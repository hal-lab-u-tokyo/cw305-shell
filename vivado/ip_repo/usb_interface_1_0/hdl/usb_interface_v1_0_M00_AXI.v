==> flow/design.v <==
`timescale 1 ns / 1 ps
	module usb_interface_v1_0_M00_AXI #
	(
		parameter  C_M_START_DATA_VALUE	= 32'h00000000,
		parameter  C_M_TARGET_SLAVE_BASE_ADDR	= 32'h00000000,
		parameter integer C_M_AXI_ADDR_WIDTH	= 32,
		parameter integer C_M_AXI_DATA_WIDTH	= 32,
		parameter integer C_M_TRANSACTIONS_NUM	= 4
	)
	(
		input wire [(32 - 1):0] i_addr,
		input wire [(32 - 1):0] i_write_data,
		input wire i_write_valid,
		output wire o_write_ready,
		output wire [(32 - 1):0] o_read_data,
		input wire i_read_req,
		output wire o_read_data_valid,
		input wire  M_AXI_ACLK,
		input wire  M_AXI_ARESETN,
		output wire [C_M_AXI_ADDR_WIDTH-1 : 0] M_AXI_AWADDR,
		output wire [2 : 0] M_AXI_AWPROT,
		output wire  M_AXI_AWVALID,
		input wire  M_AXI_AWREADY,
		output wire [C_M_AXI_DATA_WIDTH-1 : 0] M_AXI_WDATA,
		output wire [C_M_AXI_DATA_WIDTH/8-1 : 0] M_AXI_WSTRB,
		output wire  M_AXI_WVALID,
		input wire  M_AXI_WREADY,
		input wire [1 : 0] M_AXI_BRESP,
		input wire  M_AXI_BVALID,
		output wire  M_AXI_BREADY,
		output wire [C_M_AXI_ADDR_WIDTH-1 : 0] M_AXI_ARADDR,
		output wire [2 : 0] M_AXI_ARPROT,
		output wire  M_AXI_ARVALID,
		input wire  M_AXI_ARREADY,
		input wire [C_M_AXI_DATA_WIDTH-1 : 0] M_AXI_RDATA,
		input wire [1 : 0] M_AXI_RRESP,
		input wire  M_AXI_RVALID,
		output wire  M_AXI_RREADY
	);
	reg r_axi_awvalid, r_axi_wvalid, r_axi_bready;
	reg r_axi_arvalid, r_axi_rready;
	reg [C_M_AXI_ADDR_WIDTH-1 : 0] 	r_axi_awaddr;
	reg [C_M_AXI_DATA_WIDTH-1 : 0] 	r_axi_wdata;
	reg [C_M_AXI_ADDR_WIDTH-1 : 0] 	r_axi_araddr;
	reg [C_M_AXI_DATA_WIDTH-1 : 0] r_read_data;
	reg r_rvalid;
	reg r_read_req, r_read_req_delayed;
	reg r_write_valid, r_write_valid_delayed;
	reg r_axi_awready, r_axi_wready;
	wire w_raise_read_req;
	wire w_raise_write_valid;
	assign w_raise_read_req = r_read_req && ~r_read_req_delayed;
	assign w_raise_write_valid = r_write_valid && ~r_write_valid_delayed;
	assign M_AXI_AWADDR	= C_M_TARGET_SLAVE_BASE_ADDR + r_axi_awaddr;
	assign M_AXI_WDATA	= r_axi_wdata;
	assign M_AXI_AWPROT	= 3'b000;
	assign M_AXI_AWVALID	= r_axi_awvalid;
	assign M_AXI_WVALID	= r_axi_wvalid;
	assign M_AXI_WSTRB	= 4'b1111;
	assign M_AXI_BREADY	= r_axi_bready;
	assign M_AXI_ARADDR	= C_M_TARGET_SLAVE_BASE_ADDR + r_axi_araddr;
	assign M_AXI_ARVALID	= r_axi_arvalid;
	assign M_AXI_ARPROT	= 3'b001;
	assign M_AXI_RREADY = i_read_req;
	assign o_write_ready = r_axi_awready && r_axi_wready;
	assign o_read_data_valid = r_rvalid;
	assign o_read_data = r_read_data;
	always @(posedge M_AXI_ACLK) begin
		if (M_AXI_ARESETN == 0) begin
			r_read_req <= 0;
			r_read_req_delayed <= 0;
			r_write_valid <= 0;
			r_write_valid_delayed <= 0;
		end else begin
			r_read_req <= i_read_req;
			r_read_req_delayed <= r_read_req;
			r_write_valid <= i_write_valid;
			r_write_valid_delayed <= r_write_valid;
		end
	end
	always @(posedge M_AXI_ACLK) begin
		if (M_AXI_ARESETN == 0) begin
			r_axi_awvalid <= 1'b0;
		end else begin
			if (w_raise_write_valid) begin
				r_axi_awvalid <= 1'b1;
			end else if (M_AXI_AWREADY && r_axi_awvalid) begin
				r_axi_awvalid <= 1'b0;
			end
		end
	end
	always @(posedge M_AXI_ACLK) begin
		if (M_AXI_ARESETN == 0) begin
			r_axi_wvalid <= 1'b0;
		end else if (w_raise_write_valid) begin
			r_axi_wvalid <= 1'b1;
 		end else if (M_AXI_WREADY && r_axi_wvalid) begin
			r_axi_wvalid <= 1'b0;
		end
	end
	always @(posedge M_AXI_ACLK) begin
		if (M_AXI_ARESETN == 0) begin
			r_axi_awready <= 1'b0;
			r_axi_wready <= 1'b0;
		end else begin
			if (r_axi_awready && r_axi_wready) begin
				r_axi_awready <= 1'b0;
				r_axi_wready <= 1'b0;
			end else begin
				if (M_AXI_AWREADY) begin
					r_axi_awready <= 1'b1;
				end
				if (M_AXI_WREADY) begin
					r_axi_wready <= 1'b1;
				end
			end
		end
	end
	always @(posedge M_AXI_ACLK) begin
		if (M_AXI_ARESETN == 0) begin
			r_axi_bready <= 1'b0;
		end else if (M_AXI_BVALID && ~r_axi_bready) begin
			r_axi_bready <= 1'b1;
		end else if (r_axi_bready) begin
			r_axi_bready <= 1'b0;
		end
	end
	always @(posedge M_AXI_ACLK) begin
		if (M_AXI_ARESETN == 0) begin
			r_axi_arvalid <= 1'b0;
		end else if (w_raise_read_req) begin
			r_axi_arvalid <= 1'b1;
		end	else if (M_AXI_ARREADY && r_axi_arvalid) begin
				r_axi_arvalid <= 1'b0;
		end
	end
	always @(posedge M_AXI_ACLK) begin
		if (M_AXI_ARESETN == 0) begin
			r_read_data <= 0;
			r_rvalid <= 0;
		end else begin
			r_rvalid <= M_AXI_RVALID;
			if (M_AXI_RVALID) begin
				r_read_data <= M_AXI_RDATA;
			end
		end
	end
	always @(posedge M_AXI_ACLK) begin
		if (M_AXI_ARESETN == 0) begin
			r_axi_awaddr <= 0;
		end else if (w_raise_write_valid) begin
			r_axi_awaddr <= i_addr;
		end
	end
	always @(posedge M_AXI_ACLK) begin
		if (M_AXI_ARESETN == 0) begin
			r_axi_wdata <= C_M_START_DATA_VALUE;
		end else if (w_raise_write_valid) begin
			r_axi_wdata <= i_write_data;
		end
	end
	always @(posedge M_AXI_ACLK) begin
		if (M_AXI_ARESETN == 0) begin
			r_axi_araddr <= 0;
		end else if (w_raise_read_req) begin
			r_axi_araddr <= i_addr;
		end
	end
endmodule
======== From RTL to reports: usb_interface_v1_0_M00_AXI ========
Tool output for the design above, in the order of the flow.
Lines are those of the file above, counted from 1.
Cell names lack the library's common part.
The mark -- stands for no value.
design
  design top .............................. usb_interface_v1_0_M00_AXI
  clock input ............................. M_AXI_ACLK
  library ................................. sky130hd
  corner .................................. tt_025C_1v80

======== Word-level counts ========
Counts by Yosys on the flattened word-level netlist (proc, flatten, opt, wreduce; memories kept). Register bits leave out memories and registers merged into their read ports (data or address). Print and check cells are left out. Cells with the same type and inputs are merged into one.
cells by class
  muxes and demuxes ....................... 7
  bitwise operators ....................... 4
  reductions and logical operators ........ 11
operator list
  kind                number
  logical AND 1 bit   7
  two-way mux 1 bit   7
  nonzero test 2 bit  3
  inverter 1 bit      4
  OR reduction 2 bit  1
bit counts
  register bits after elaboration ......... 139
  input bits .............................. 109
  output and inout bits ................... 145
  word-level cells ........................ 37

======== Depth ========
Longest topological path by Yosys (ltp), each cell counted once; first at word level (registers and memories cut), then after technology mapping (sequential cells cut; the memories' decode and read muxes count).
logic depth
  depth after elaboration ................. 3
  ABC_AREA ................................ 0
  depth in mapped cells ................... 5
  depth with buffers taken out ............ 2

======== Mapped cells and area ========
The flow's flattened synthesis, as Yosys stat reports it; memories are mapped. The netlist is that of the ABC_AREA named above (0 if unset); the other value can give another one.
cell types
  cell      number  area in all (µm²)
  dfxtp_1   139     2.78E+03
  mux2i_1   128     1.28E+03
  nand2_1   161     604.33
  nor2b_1   34      212.704
  buf_4     19      142.637
  buf_2     20      100.096
  buf_6     6       67.565
  and2_1    6       37.536
  nand2b_1  4       25.024
  clkbuf_1  4       15.014
  o21a_1    2       15.014
  nor2b_4   1       13.763
  a21boi_0  1       7.507
  a21boi_1  1       7.507
  conb_1    2       7.507
  nor2_1    2       7.507
  o21ai_0   1       5.005
mapped netlist
  cell count .............................. 531
  cell area after synthesis ............... 0.0053326 mm²
  sequential part of the area ............. 0.0027827 mm²
  mapped flip-flops ....................... 139
  buffers ................................. 49

======== Path before layout ========
Path of least setup slack by OpenSTA after synthesis, without wires, with an ideal clock, recovery checks aside; 20% of the period is set as input and as output delay. Where synthesis merged equal registers, the netlist keeps one of their names.
path post-synthesis
  kind .................................... reg-to-reg
  start point ............................. register r_write_valid
  end point ............................... register r_axi_awvalid
  period .................................. 1.27 ns
  library setup time ...................... 0.115 ns
  launch time at the first pin ............ 0.000 ns
  arrival time ............................ 0.955 ns
  data required time ...................... 1.155 ns
  setup slack ............................. 0.200 ns
  path delay .............................. 1.070 ns
  stages .................................. 6
  buffers on the path ..................... 3
  period reached after synthesis .......... 1.07 ns
"path delay" = arrival - input delay + setup time.
"stages": output pins that drive a net of the path, with the launching flip-flop's if there is one; two outputs of one cell count as two.
"period reached after synthesis" is the clock period less the worst setup slack; recovery checks do not enter. This is arithmetic on one report: input and output delays are still those of the set period (20% each).
Between the ends stands the longest chain of elaborated cells between them, by number of cells; it is not shown to be the way that was timed. Of several equally long chains one is given.
Each line given opens the expression or statement behind the cell; cells for indexed reads and writes are added by Yosys, which also makes memories of some case tables.
A register here has more assigning lines than the two given.
on the way, post-synthesis
  cells stage by stage .................... dfxtp_1 -> nor2b_4 -> buf_6 -> buf_6 -> buf_6 -> o21a_1
  length of the longest elaborated chain .. 2
  elaborated cells on any way between the ends .. 3
  source lines of those cells ............. 2
  those cells by class .................... mux: 1; reduce/logical: 2
ends and longest elaborated chain, post-synthesis
  item                line  text
  start: declaration  48    reg r_write_valid, r_write_valid_delayed;
  start: assignment   72    r_write_valid <= 0;
  start: assignment   77    r_write_valid <= i_write_valid;
  logical AND 1 bit   53    assign w_raise_write_valid = r_write_valid && ~r_write_valid_delayed;
  two-way mux 1 bit   85    if (w_raise_write_valid) begin
  end: assignment     83    r_axi_awvalid <= 1'b0;
  end: assignment     86    r_axi_awvalid <= 1'b1;
  end: declaration    40    reg r_axi_awvalid, r_axi_wvalid, r_axi_bready;

======== Path in the finished layout ========
From the final timing report of flow run 2: the path of least setup slack in the routed layout; clock arrival at registers is part of the times.
path after layout
  kind .................................... reg-to-output
  start point ............................. register r_rvalid
  end point ............................... output port o_read_data_valid
  period .................................. 1.53 ns
  output delay ............................ 0.31 ns
  launch time at the first pin ............ 0.41 ns
  arrival time ............................ 1.26 ns
  data required time ...................... 1.22 ns
  setup slack ............................. -0.03 ns
  stages .................................. 2
  buffers on the path ..................... 1
on the way, after layout
  cells stage by stage .................... dfxtp_1 -> clkdlybuf4s50_1
  length of the longest elaborated chain .. 0
  elaborated cells on any way between the ends .. 0
  source lines of those cells ............. 0
ends and longest elaborated chain, after layout
  item                line  text
  start: declaration  46    reg r_rvalid;
  start: assignment   140   r_rvalid <= 0;
  start: assignment   142   r_rvalid <= M_AXI_RVALID;
  end: declaration    17    output wire o_read_data_valid,

--- measured runs ---
Module usb_interface_v1_0_M00_AXI, platform sky130hd: 2 stored runs of the flow (Yosys, OpenROAD) with differing settings, in no particular order. Input and output delays are each 20% of the period that was set; the output load is 0.01 pF.
"worst path time" = time allowed to the worst setup path (clock period - input delay - output delay, where it has them) - its slack; a late launch clock adds to it, a late capture clock takes from it.

---- flow run 1 ----
settings
  period_ns = 0.958
  CORE_UTILIZATION = 43
  SETUP_SLACK_MARGIN = 0.22
  PLACE_DENSITY_LB_ADDON = 0.07
  CORE_ASPECT_RATIO = 0.75
  CORE_MARGIN = 2
  CELL_PAD_IN_SITES_GLOBAL_PLACEMENT = 3
  ABC_AREA = 1
  GPL_TIMING_DRIVEN = 0
  GPL_ROUTABILITY_DRIVEN = 1
  CAP_MARGIN = 10
  SLEW_MARGIN = 20
  MIN_ROUTING_LAYER = met1
results
  no results, placement failed with FLW-0024

---- flow run 2 ----
settings
  period_ns = 1.53
  CORE_UTILIZATION = 30
  SETUP_SLACK_MARGIN = -0.08
  PLACE_DENSITY_LB_ADDON = 0.18
  CORE_ASPECT_RATIO = 0.75
  CELL_PAD_IN_SITES_GLOBAL_PLACEMENT = 3
  CELL_PAD_IN_SITES_DETAIL_PLACEMENT = 1
  CTS_CLUSTER_DIAMETER = 254
  CAP_MARGIN = 5
  SLEW_MARGIN = 35
  MAX_ROUTING_LAYER = met5
  CORE_MARGIN = 2
results
  mapped cell area after synthesis ........ 0.0053326 mm²
  area of the die ......................... 0.0188687 mm²
  standard-cell area of the final layout .. 0.0083793 mm²
  smallest setup slack .................... -0.034 ns
  worst hold slack ........................ 0.250 ns
  worst path time ......................... 1.26 ns
  worst setup path kind ................... reg-to-output
--- end ---
