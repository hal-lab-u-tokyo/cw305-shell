==> flow/design.v <==
module command_control #(
	parameter RESET_CYCLES = 100
) (
	input wire clk,
	input wire reset_n,
	output wire [10:0] debug_state,
	output wire [31:0] debug_reset_count,
	output wire [(32 - 1):0] o_addr,
	output wire [(32 - 1):0] o_write_data,
	output wire o_write_valid,
	input wire i_write_ready,
	input wire [(32 - 1):0] i_read_data,
	output wire o_read_req,
	input wire i_read_valid,
	input wire [((1 + 4 + 4 + 16) - 1):0] usb_flit_data,
	output wire [(8 - 1):0] o_response,
	input wire usb_rd_n,
	input wire usb_wr_n,
	input wire usb_ce_n,
	output wire usb_isout,
	output wire o_sw_reset_n
);
	wire w_parity;
	wire [4-1:0] w_flit_type;
	wire [4-1:0] w_flit_data_len;
	wire [16-1:0] w_flit_payload;
	assign {w_parity, w_flit_type, w_flit_data_len, w_flit_payload} = usb_flit_data;
	wire w_parity_error;
	assign w_parity_error = ^usb_flit_data != 0;
	reg [(32 - 1):0] r_addr;
	localparam STATE_W = 11;
	localparam STATE_WAIT_B = 0;
	localparam STATE_WAIT = 1 << STATE_WAIT_B;				 
	localparam STATE_READ_ADDR_B = 1;
	localparam STATE_READ_ADDR = 1 << STATE_READ_ADDR_B;	 
	localparam STATE_WAIT_READ_B = 2;
	localparam STATE_WAIT_READ = 1 << STATE_WAIT_READ_B;	 
	localparam STATE_SEND_READY_B = 3;
	localparam STATE_SEND_READY = 1 << STATE_SEND_READY_B;	 
	localparam STATE_SEND_DATA_B = 4;
	localparam STATE_SEND_DATA = 1 << STATE_SEND_DATA_B;	 
	localparam STATE_WRITE_ADDR_B = 5;
	localparam STATE_WRITE_ADDR = 1 << STATE_WRITE_ADDR_B;	 
	localparam STATE_WRITE_UPPER_B = 6;
	localparam STATE_WRITE_UPPER = 1 << STATE_WRITE_UPPER_B; 
	localparam STATE_WRITE_LOWER_B = 7;
	localparam STATE_WRITE_LOWER = 1 << STATE_WRITE_LOWER_B; 
	localparam STATE_SYNC_WRITE_B = 8;
	localparam STATE_SYNC_WRITE = 1 << STATE_SYNC_WRITE_B;	 
	localparam STATE_RESET_B = 9;
	localparam STATE_RESET = 1 << STATE_RESET_B;			 
	localparam STATE_RESPOND_B = 10;
	localparam STATE_RESPOND = 1 << STATE_RESPOND_B;		 
	reg [STATE_W-1:0] r_state;
	reg [(8 - 1):0] r_response;
	reg [16-1:0] r_recv_data_count;
	wire w_read_enable;
	wire w_write_enable;
	reg r_usb_ce_n;
	always @(posedge clk or negedge reset_n) begin
		if (!reset_n) begin
			r_usb_ce_n <= 1'b1;
		end else begin
			r_usb_ce_n <= usb_ce_n;
		end
	end
	assign w_read_enable = r_usb_ce_n == 1'b1 && usb_ce_n == 1'b0 && usb_rd_n == 1'b0;
	assign w_write_enable = r_usb_ce_n == 1'b1 && usb_ce_n == 1'b0 && usb_wr_n == 1'b0;
	reg [4-1:0] r_write_data_len;
	reg [(32 - 1):0] r_write_data;
	reg [16:0] r_write_data_count;
	wire w_write_buf_dequeue;
	reg r_write_buf_enqueue;
	wire w_write_buf_flush;
	wire w_write_buf_empty;
	wire [(32 - 1):0] w_write_buf_data;
	fifo write_buffer (
		.clk(clk),
		.reset_n(reset_n),
		.i_flush(w_write_buf_flush),
		.i_data(r_write_data),
		.i_write_enable(r_write_buf_enqueue),
		.o_full(),
		.o_data(w_write_buf_data),
		.i_read_enable(w_write_buf_dequeue),
		.o_empty(w_write_buf_empty),
		.o_almost_empty()
	);
	assign w_write_buf_dequeue = o_write_valid && i_write_ready;
	assign w_write_buf_flush = r_state[STATE_WAIT_B] && !w_write_buf_empty;
	reg [4-1:0] r_read_data_len;
	reg [16:0] r_read_data_count;
	reg r_read_buf_dequeue;
	wire w_read_buf_enqueue;
	wire w_read_buf_empty;
	wire [(32 - 1):0] w_read_buf_data;
	wire w_read_buf_flush;
	reg r_read_valid;  
	fifo read_buffer (
		.clk(clk),
		.reset_n(reset_n),
		.i_data(i_read_data),
		.i_write_enable(w_read_buf_enqueue),
		.i_flush(w_read_buf_flush),
		.o_full(),
		.o_data(w_read_buf_data),
		.i_read_enable(r_read_buf_dequeue),
		.o_empty(w_read_buf_empty),
		.o_almost_empty()
	);
	always @(posedge clk or negedge reset_n) begin
		if (!reset_n) begin
			r_read_valid <= 0;
		end else begin
			r_read_valid <= i_read_valid;
		end
	end
	assign w_read_buf_enqueue = r_state[STATE_WAIT_READ_B] && i_read_valid && r_read_data_count <= r_read_data_len;
	assign o_read_req = r_state[STATE_WAIT_READ_B] & !r_read_valid;
	assign w_read_buf_flush = r_state[STATE_WAIT_B] && !w_read_buf_empty;
	wire w_state_reset;
	assign w_state_reset = usb_flit_data[(1 + 4 + 4 + 16)-1:8] == 17'h0FF_FF && w_read_enable;
	localparam RESET_COUNT_W = $clog2(RESET_CYCLES);
	reg [RESET_COUNT_W-1:0] r_reset_count;
	always @(posedge clk or negedge reset_n) begin
		if (!reset_n) begin
			r_state <= STATE_WAIT;
			r_recv_data_count <= 0;
			r_write_data <= 0;
			r_read_data_len <= 0;
			r_write_data_len <= 0;
			r_addr <= 0;
			r_write_buf_enqueue <= 0;
			r_response <= 8'hff;
			r_reset_count <= 0;
		end else begin
			r_write_buf_enqueue <= 0;
			if (w_state_reset) begin
				r_state <= STATE_WAIT;
			end else begin
				case (r_state)
					STATE_WAIT: begin
						if (w_write_enable) begin
							if (w_parity_error) begin
								r_response <= 8'h01;
								r_state <= STATE_RESPOND;
							end else begin
								case (w_flit_type)
									4'h0: begin
										r_state <= STATE_READ_ADDR;
										r_read_data_len <= w_flit_data_len;
										r_addr <= {w_flit_payload, 16'h0000};
									end
									4'h2: begin
										r_state <= STATE_WRITE_ADDR;
										r_write_data_len <= w_flit_data_len;
										r_recv_data_count <= 0;
										r_addr <= {w_flit_payload, 16'h0000};
									end
									4'h6: begin
										r_state <= STATE_RESET;
										r_reset_count <= 0;
									end
									default: begin
										r_response <= 8'h02;
										r_state <= STATE_RESPOND;
									end
								endcase
							end
						end
					end
					STATE_READ_ADDR: begin
						if (w_write_enable) begin
							if (w_parity_error) begin
								r_response <= 8'h01;
								r_state <= STATE_RESPOND;
							end else if (w_flit_type == 4'h1) begin
								r_addr[(16 - 1):0] <= w_flit_payload;
								r_state <= STATE_WAIT_READ;
							end else begin
								r_response <= 8'h01;
								r_state <= STATE_RESPOND;
							end
						end
					end
					STATE_WRITE_ADDR: begin
						if (w_write_enable) begin
							if (w_parity_error) begin
								r_response <= 8'h01;
								r_state <= STATE_RESPOND;
							end else if (w_flit_type == 4'h3) begin
								r_addr[(16 - 1):0] <= w_flit_payload;
								r_state <= STATE_WRITE_UPPER;
							end else begin
								r_response <= 8'h02;
								r_state <= STATE_RESPOND;
							end
						end
					end
					STATE_WRITE_UPPER: begin
						if (w_write_enable) begin
							if (w_parity_error) begin
								r_response <= 8'h01;
								r_state <= STATE_RESPOND;
							end else if (w_flit_type == 4'h4) begin
								r_state <= STATE_WRITE_LOWER;
								r_write_data <= {w_flit_payload, 16'h0000};
							end else begin
								r_response <= 8'h02;
								r_state <= STATE_RESPOND;
							end
						end
					end
					STATE_WRITE_LOWER: begin
						if (w_write_enable) begin
							if (w_parity_error) begin
								r_response <= 8'h01;
								r_state <= STATE_RESPOND;
							end else if (w_flit_type == 4'h5) begin
								r_write_data[(16 - 1):0] <= w_flit_payload;
								r_write_buf_enqueue <= 1;
								if (r_recv_data_count == r_write_data_len) begin
									r_state <= STATE_SYNC_WRITE;
								end else begin
									r_recv_data_count <= r_recv_data_count + 1;
									r_state <= STATE_WRITE_UPPER;
								end
							end else begin
								r_response <= 8'h02;
								r_state <= STATE_RESPOND;
							end
						end
					end
					STATE_SYNC_WRITE: begin
						if (w_write_buf_empty && !r_write_buf_enqueue) begin
							r_response <= 8'h00;
							r_state <= STATE_RESPOND;
						end
					end
					STATE_WAIT_READ: begin
						if (r_read_data_count == r_read_data_len + 1) begin
							r_state <= STATE_SEND_READY;
						end
					end
					STATE_SEND_READY: begin
						if (w_read_enable) begin
							r_state <= STATE_SEND_DATA;
						end
					end
					STATE_SEND_DATA: begin
						if (w_read_buf_empty) begin
							r_response <= 8'h00;
							r_state <= STATE_RESPOND;
						end
					end
					STATE_RESET: begin
						if (r_reset_count == RESET_CYCLES) begin
							r_state <= STATE_RESPOND;
							r_response <= 8'h00;
						end else begin
							r_reset_count <= r_reset_count + 1;
						end
					end
					STATE_RESPOND: begin
						if (w_read_enable) begin
							r_state <= STATE_WAIT;
						end
					end
				endcase
			end
		end
	end
	always @(posedge clk or negedge reset_n) begin
		if (!reset_n) begin
			r_read_data_count <= 0;
		end else begin
			if (r_state[STATE_READ_ADDR_B]) begin
				r_read_data_count <= 0;
			end else if (r_state[STATE_WAIT_READ_B] && r_read_data_count <= r_read_data_len) begin
				if (i_read_valid) begin
					r_read_data_count <= r_read_data_count + 1;
				end
			end
		end
	end
	always @(posedge clk or negedge reset_n) begin
		if (!reset_n) begin
			r_write_data_count <= 0;
		end else begin
			if (r_state[STATE_WRITE_ADDR_B]) begin
				r_write_data_count <= 0;
			end else if (w_write_buf_dequeue) begin
				r_write_data_count <= r_write_data_count + 1;
			end
		end
	end
	reg [1:0] r_byte_count;
	always @(posedge clk or negedge reset_n) begin
		if (!reset_n) begin
			r_byte_count <= 0;
			r_read_buf_dequeue <= 0;
		end else begin
			r_read_buf_dequeue <= 0;
			if (r_state[STATE_SEND_DATA_B]) begin
				if (w_read_enable) begin
					if (r_byte_count == 3) begin
						r_byte_count <= 0;
						r_read_buf_dequeue <= 1;
					end else begin
						r_byte_count <= r_byte_count + 1;
					end
				end
			end
		end
	end
	reg [(8 - 1):0] r_response_out;
	reg [1:0] r_isout_pipe;
	always @(posedge clk or negedge reset_n) begin
		if (!reset_n) begin
			r_response_out <= 8'hff;
			r_isout_pipe <= 0;
		end else begin
			r_isout_pipe <= {r_isout_pipe[0], (usb_ce_n == 1'b0 && usb_rd_n == 1'b0)};
			if (w_read_enable) begin
				case (r_state)
					STATE_SEND_READY: begin
						r_response_out <= 8'h03;
					end
					STATE_SEND_DATA: begin
						r_response_out <= w_read_buf_data[r_byte_count * 8 +: 8];
					end
					STATE_RESPOND: begin
						r_response_out <= r_response;
					end
					default: begin
						r_response_out <= 8'hff;
					end
				endcase
			end
		end
	end
	assign o_response = r_response_out;
	assign usb_isout = r_isout_pipe[1];
	assign o_addr = (r_state[STATE_WAIT_READ_B]) ? r_addr + (r_read_data_count * 4) :
					(o_write_valid) ? r_addr + (r_write_data_count * 4) : 0;
	assign o_write_data = w_write_buf_data;
	assign o_write_valid = (r_state[STATE_WRITE_UPPER_B] || r_state[STATE_WRITE_LOWER_B] ||
							r_state[STATE_SYNC_WRITE_B]) && !w_write_buf_empty;
	assign o_sw_reset_n = r_state[STATE_RESET_B] ? 1'b0 : 1'b1;
endmodule
module fifo # (
	parameter DATA_WIDTH = 32,
	parameter DEPTH = 16,
	parameter LOG2DEPTH = 4
) (
	input clk,
	input reset_n,
	input i_flush,
	input [DATA_WIDTH-1:0] i_data,
	input i_write_enable,
	output o_full,
	output [DATA_WIDTH-1:0] o_data,
	input i_read_enable,
	output o_empty,
	output o_almost_empty
);
	reg [DATA_WIDTH-1:0] ram [0:DEPTH-1];
	reg [LOG2DEPTH-1:0] r_read_addr, r_write_addr;
	reg [LOG2DEPTH:0] r_count;
	wire w_enqueue, w_dequeue;
	assign w_dequeue = i_read_enable & !o_empty;
	assign w_enqueue = i_write_enable & (!o_full | i_read_enable);
	always @(posedge clk or negedge reset_n) begin
		if (!reset_n) begin
			r_write_addr <= 0;
		end else begin
			if (i_flush) begin
				r_write_addr <= 0;
			end else if (w_enqueue) begin
				if (r_write_addr == DEPTH-1) begin
					r_write_addr <= 0;
				end else begin
					r_write_addr <= r_write_addr + 1;
				end
			end
		end
	end
	integer  i;
	always @(posedge clk or negedge reset_n) begin
		if (!reset_n) begin
			for (i = 0; i < DEPTH; i = i + 1) begin
				ram[i] <= 0;
			end
		end else if (w_enqueue) begin
			ram[r_write_addr] <= i_data;
		end
	end
	always @(posedge clk or negedge reset_n) begin
		if (!reset_n) begin
			r_read_addr <= 0;
		end else begin
			if (i_flush) begin
				r_read_addr <= 0;
			end else if (w_dequeue) begin
				if (r_read_addr == DEPTH-1) begin
					r_read_addr <= 0;
				end else begin
					r_read_addr <= r_read_addr + 1;
				end
			end
		end
	end
	always @(posedge clk or negedge reset_n) begin
		if (!reset_n) begin
			r_count <= 0;
		end else begin
			if (i_flush) begin
				r_count <= 0;
			end else begin
				if (!o_full & i_write_enable & !w_dequeue) begin
					r_count <= r_count + 1;
				end else if (w_dequeue & !i_write_enable) begin
					r_count <= r_count - 1;
				end
			end
		end
	end
	assign o_full = (r_count == DEPTH);
	assign o_empty = (r_count == 0);
	assign o_almost_empty = (r_count <= 1);
	assign o_data = ~o_empty ? ram[r_read_addr] : 0;
endmodule
---- Step by step through the tools: command_control ----
Tool output for the design above, in the order of the flow.
Lines are those of the file above, counted from 1.
Operators carry their Yosys type and port widths (W data, S select, Z words).
Cell names lack the library's common part.
A cell with n/a has no value.
design
  design top .............................. command_control
  clock ................................... clk
  standard-cell library ................... sky130hd
  timing corner ........................... tt_025C_1v80

---- Word level ----
Source: Yosys, flattened and elaborated. Widths are those after wreduce. Registers that Yosys merges into a memory's read port (data or address) are not register bits. Print and check cells do not count. Equal cells are merged and count once.
operators by class
  $add $sub $neg .......................... 16
  multiply operators ...................... 0
  div/mod/pow operators ................... 0
  magnitude comparators ................... 1
  eq/ne operators ......................... 122
  shift operators ......................... 1
  muxes and demuxes ....................... 113
  bitwise logic cells ..................... 18
  reduce/logical cells .................... 94
operators with widths
  kind                     count
  $pmux W32 S16            2
  $mux W16                 22
  $mux W11                 21
  $mux W8                  18
  $eq A4 B4 Y1 const B     32
  $mux W32                 4
  $pmux W11 S11            1
  $mux W17                 5
  $eq A4 B3 Y1 const B     19
  $reduce_and A2 Y1        34
  $add A32 B19 Y32         2
  $pmux W8 S8              1
  $pmux W16 S2             2
  $pmux W16 S3             1
  $mux W4                  12
  $ne A3 B3 Y1 const B     15
  $ne A2 B2 Y1 const B     21
  $eq A4 B2 Y1 const B     10
  $add A17 B1 Y17 const B  2
  $pmux W11 S3             1
  $shiftx A32 B6 Y8        1
  $reduce_bool A32 Y1      1
  $mux W5                  6
  $mux W7                  4
  $reduce_xor A25 Y1       1
  $pmux W8 S3              1
  $reduce_bool A2 Y1       10
  $eq A4 B1 Y1 const B     5
Other operator kinds: 51; their cells: 111.
word-level totals
  register bits ........................... 1214
  latch bits .............................. 0
  RAM bits ................................ 0
  memory bits (read-only) ................. 0
  word width x clocked read ports ......... 0
  memories ................................ 0
  input port bits ......................... 64

---- Logic depth ----
Depth = most cells in a row (Yosys ltp): at word level without a register or memory, in the mapped netlist without a sequential cell, where the memories' decode and read muxes count.
logic depth
  depth after elaboration ................. 9
  ABC_AREA ................................ 0
  gate-level depth with buffers ........... 15
  depth with buffers taken out ............ 15

---- After synthesis ----
Source: synth_stat.txt of the flow (Yosys; design flattened, memories mapped). It holds for the ABC_AREA given above (unset counts as 0); a run with the other value may have another netlist.
mapped netlist
  standard cells after synthesis .......... 4549
  cell area after synthesis ............... 56882.1 µm²
  sequential part of the area ............. 30270.3 µm²
  mapped flip-flops ....................... 1209
cell types
  cell      count
  dfrtp_1   1196
  mux2_2    796
  mux2_1    294
  a22oi_1   265
  ha_1      80
  clkbuf_1  249
  a22o_1    79
  nand2_1   184
  a21oi_1   118
  a221oi_1  67
  nor2_1    139
  nand3_1   100
  o21ai_0   95
  nand4_1   74
  xnor2_1   51
  mux2i_1   37
  xor2_1    42
  o221a_2   32
Not listed: further types 71, cells in them 651.
By module: a second synthesis without flattening, with its own total; a netlist apart from the flattened one above.
second synthesis, totals
  cells (unflattened synthesis) ........... 4805
  area total of the unflattened synthesis .. 59568.4 µm²
Rows give one instance, submodules left out.
by module
  module           instances  cells  area (µm²)  seq. area (µm²)
  fifo             2          1834   24392.1     13137.6
  command_control  1          1137   10784.1     3995.1

---- Path before layout ----
Path of least setup slack by OpenSTA after synthesis, without wires, with an ideal clock, recovery checks aside; 20% of the period is set as input and as output delay. Where synthesis merged equal registers, the netlist keeps one of their names.
path post-synthesis
  kind .................................... register to output
  start ................................... register r_read_data_count[0]
  end ..................................... output o_addr[22]
  clock period ............................ 3380 ps
  external output delay ................... 676 ps
  time at the first pin ................... 0 ps
  data arrival time ....................... 2804 ps
  slack ................................... -100 ps
  path delay .............................. 2804 ps
  stages .................................. 12
  buffers on the path ..................... 0
  period reached after synthesis .......... 3480 ps
"path delay" = arrival - input delay + setup time.
A path that ends at an output port has no setup time.
"stages" counts driving pins, that of a launching flip-flop among them; a cell with two outputs on the path counts twice.
"period reached after synthesis" is the clock period less the worst setup slack; recovery checks do not enter. This is arithmetic on one report: input and output delays are still those of the set period (20% each).
The rows between start and end are the longest chain of elaborated cells between them; the timing report does not say that the signal goes this way. Where chains are equally long, one stands for them.
A line is the first line of the expression or statement that the cell stems from. Yosys adds cells for indexed reads and writes and turns some case tables into memories.
A register here has more assigning lines than the two given.
on the way, post-synthesis
  cell sequence ........................... dfrtp_1 ha_1 inv_1 fa_1 nor2b_1 o21ai_0 a21boi_0 o21ai_0 a2111oi_0 nor2_1 xnor2_1 a221o_1
  cells in the longest elaborated chain ... 2
  elaborated cells on any way between the ends .. 2
  source lines of those cells ............. 1
  classes of those cells .................. add/sub: 1; mux: 1
RTL lines, path post-synthesis
  item                RTL line  text
  start: declaration  92        reg [16:0] r_read_data_count;
  start: assignment   275       r_read_data_count <= 0;
  start: assignment   281       r_read_data_count <= r_read_data_count + 1;
  $add A32 B19 Y32    344       assign o_addr = (r_state[STATE_WAIT_READ_B]) ? r_addr + (r_read_data_count * 4) :
  $mux W32            344
  end: declaration    8         output wire [(32 - 1):0] o_addr,

---- Timing after layout ----
From the final timing report of run 1: the path of least setup slack in the routed layout; clock arrival at registers is part of the times.
The report prints the path's times to 10 ps; the period is as set.
path after layout
  kind .................................... register to output
  start ................................... register r_addr[6]
  end ..................................... output o_addr[24]
  clock period ............................ 3620 ps
  external output delay ................... 720 ps
  time at the first pin ................... 820 ps
  data arrival time ....................... 4270 ps
  slack ................................... -1380 ps
  stages .................................. 14
  buffers on the path ..................... 4
The rows between start and end are the longest chain of elaborated cells between them; the timing report does not say that the signal goes this way. Where chains are equally long, one stands for them.
A register here has more assigning lines than the two given.
on the way, after layout
  cell sequence ........................... dfrtp_2 ha_4 o21ai_0 nor2_2 o211ai_1 a211oi_2 buf_4 a31oi_4 buf_4 buf_6 nor4b_2 nor3_1 nor3_4 buf_2
  cells in the longest elaborated chain ... 3
  elaborated cells on any way between the ends .. 4
  source lines of those cells ............. 2
  classes of those cells .................. add/sub: 2; mux: 2
RTL lines, path after layout
  item                RTL line  text
  start: declaration  30        reg [(32 - 1):0] r_addr;
  start: assignment   152       r_addr <= {w_flit_payload, 16'h0000};
  start: assignment   158       r_addr <= {w_flit_payload, 16'h0000};
  $add A32 B19 Y32    345       (o_write_valid) ? r_addr + (r_write_data_count * 4) : 0;
  $mux W32            345
  $mux W32            344       assign o_addr = (r_state[STATE_WAIT_READ_B]) ? r_addr + (r_read_data_count * 4) :
  end: declaration    8         output wire [(32 - 1):0] o_addr,

Add stored flow runs of command_control

Flow measurements of command_control on sky130hd: 2 stored runs with different settings, listed in no order. Input and output delays are each 20% of the period that was set; the output load is 0.01 pF.
"reached clock period" is the run's clock period less its worst setup slack. It is reckoned from that one timing run; input and output delays stay at 20% of the period that was set.
"allowed time less slack (worst setup path)" means the part of the period allowed to the worst setup path (the constraints hold back 20% at inputs and 20% at outputs) less its slack; where the path has registers, the arrival times of their clocks count too.
By "total power of the final layout" is meant OpenSTA's value without simulated activity: inputs other than the clock are taken to toggle once in ten clock periods, and the tool carries that through the logic.
"allowed time less slack (worst setup path)" is given in steps of 10 ps.

---- run 1 ----
settings
  period_ns = 3.62
  CORE_UTILIZATION = 52
  SETUP_SLACK_MARGIN = 0.11
  PLACE_DENSITY_LB_ADDON = 0.17
  CORE_ASPECT_RATIO = 1.74
  CELL_PAD_IN_SITES_DETAIL_PLACEMENT = 1
  ABC_AREA = 0
  GPL_TIMING_DRIVEN = 0
  CTS_CLUSTER_DIAMETER = 65
  CAP_MARGIN = 0
  SLEW_MARGIN = 10
  CORE_MARGIN = 2
results
  utilization after routing ............... 64.7 %
  chip area in the Yosys report ........... 56882.1 µm²
  allowed time less slack (worst setup path) .. 4270 ps
  worst setup path type ................... register to output
  total power of the final layout ......... 0.02754 W
  total die area .......................... 112151.0 µm²
  standard-cell area of the final layout .. 70498.9 µm²
  total negative slack on setup checks .... -41554 ps
  reached clock period .................... 4997 ps
  worst setup slack after layout .......... -1377 ps

---- run 2 ----
settings
  period_ns = 4.44
  SETUP_SLACK_MARGIN = -0.14
  CAP_MARGIN = 20
  CORE_MARGIN = 2
  CORE_UTILIZATION = 40
  SLEW_MARGIN = 20
results
  utilization after routing ............... 46.8 %
  chip area in the Yosys report ........... 56882.1 µm²
  allowed time less slack (worst setup path) .. 3580 ps
  worst setup path type ................... register to output
  total power of the final layout ......... 0.023071 W
  total die area .......................... 145237.0 µm²
  standard-cell area of the final layout .. 66244.8 µm²
  total negative slack on setup checks .... -148 ps
  reached clock period .................... 4471 ps
  worst setup slack after layout .......... -31 ps
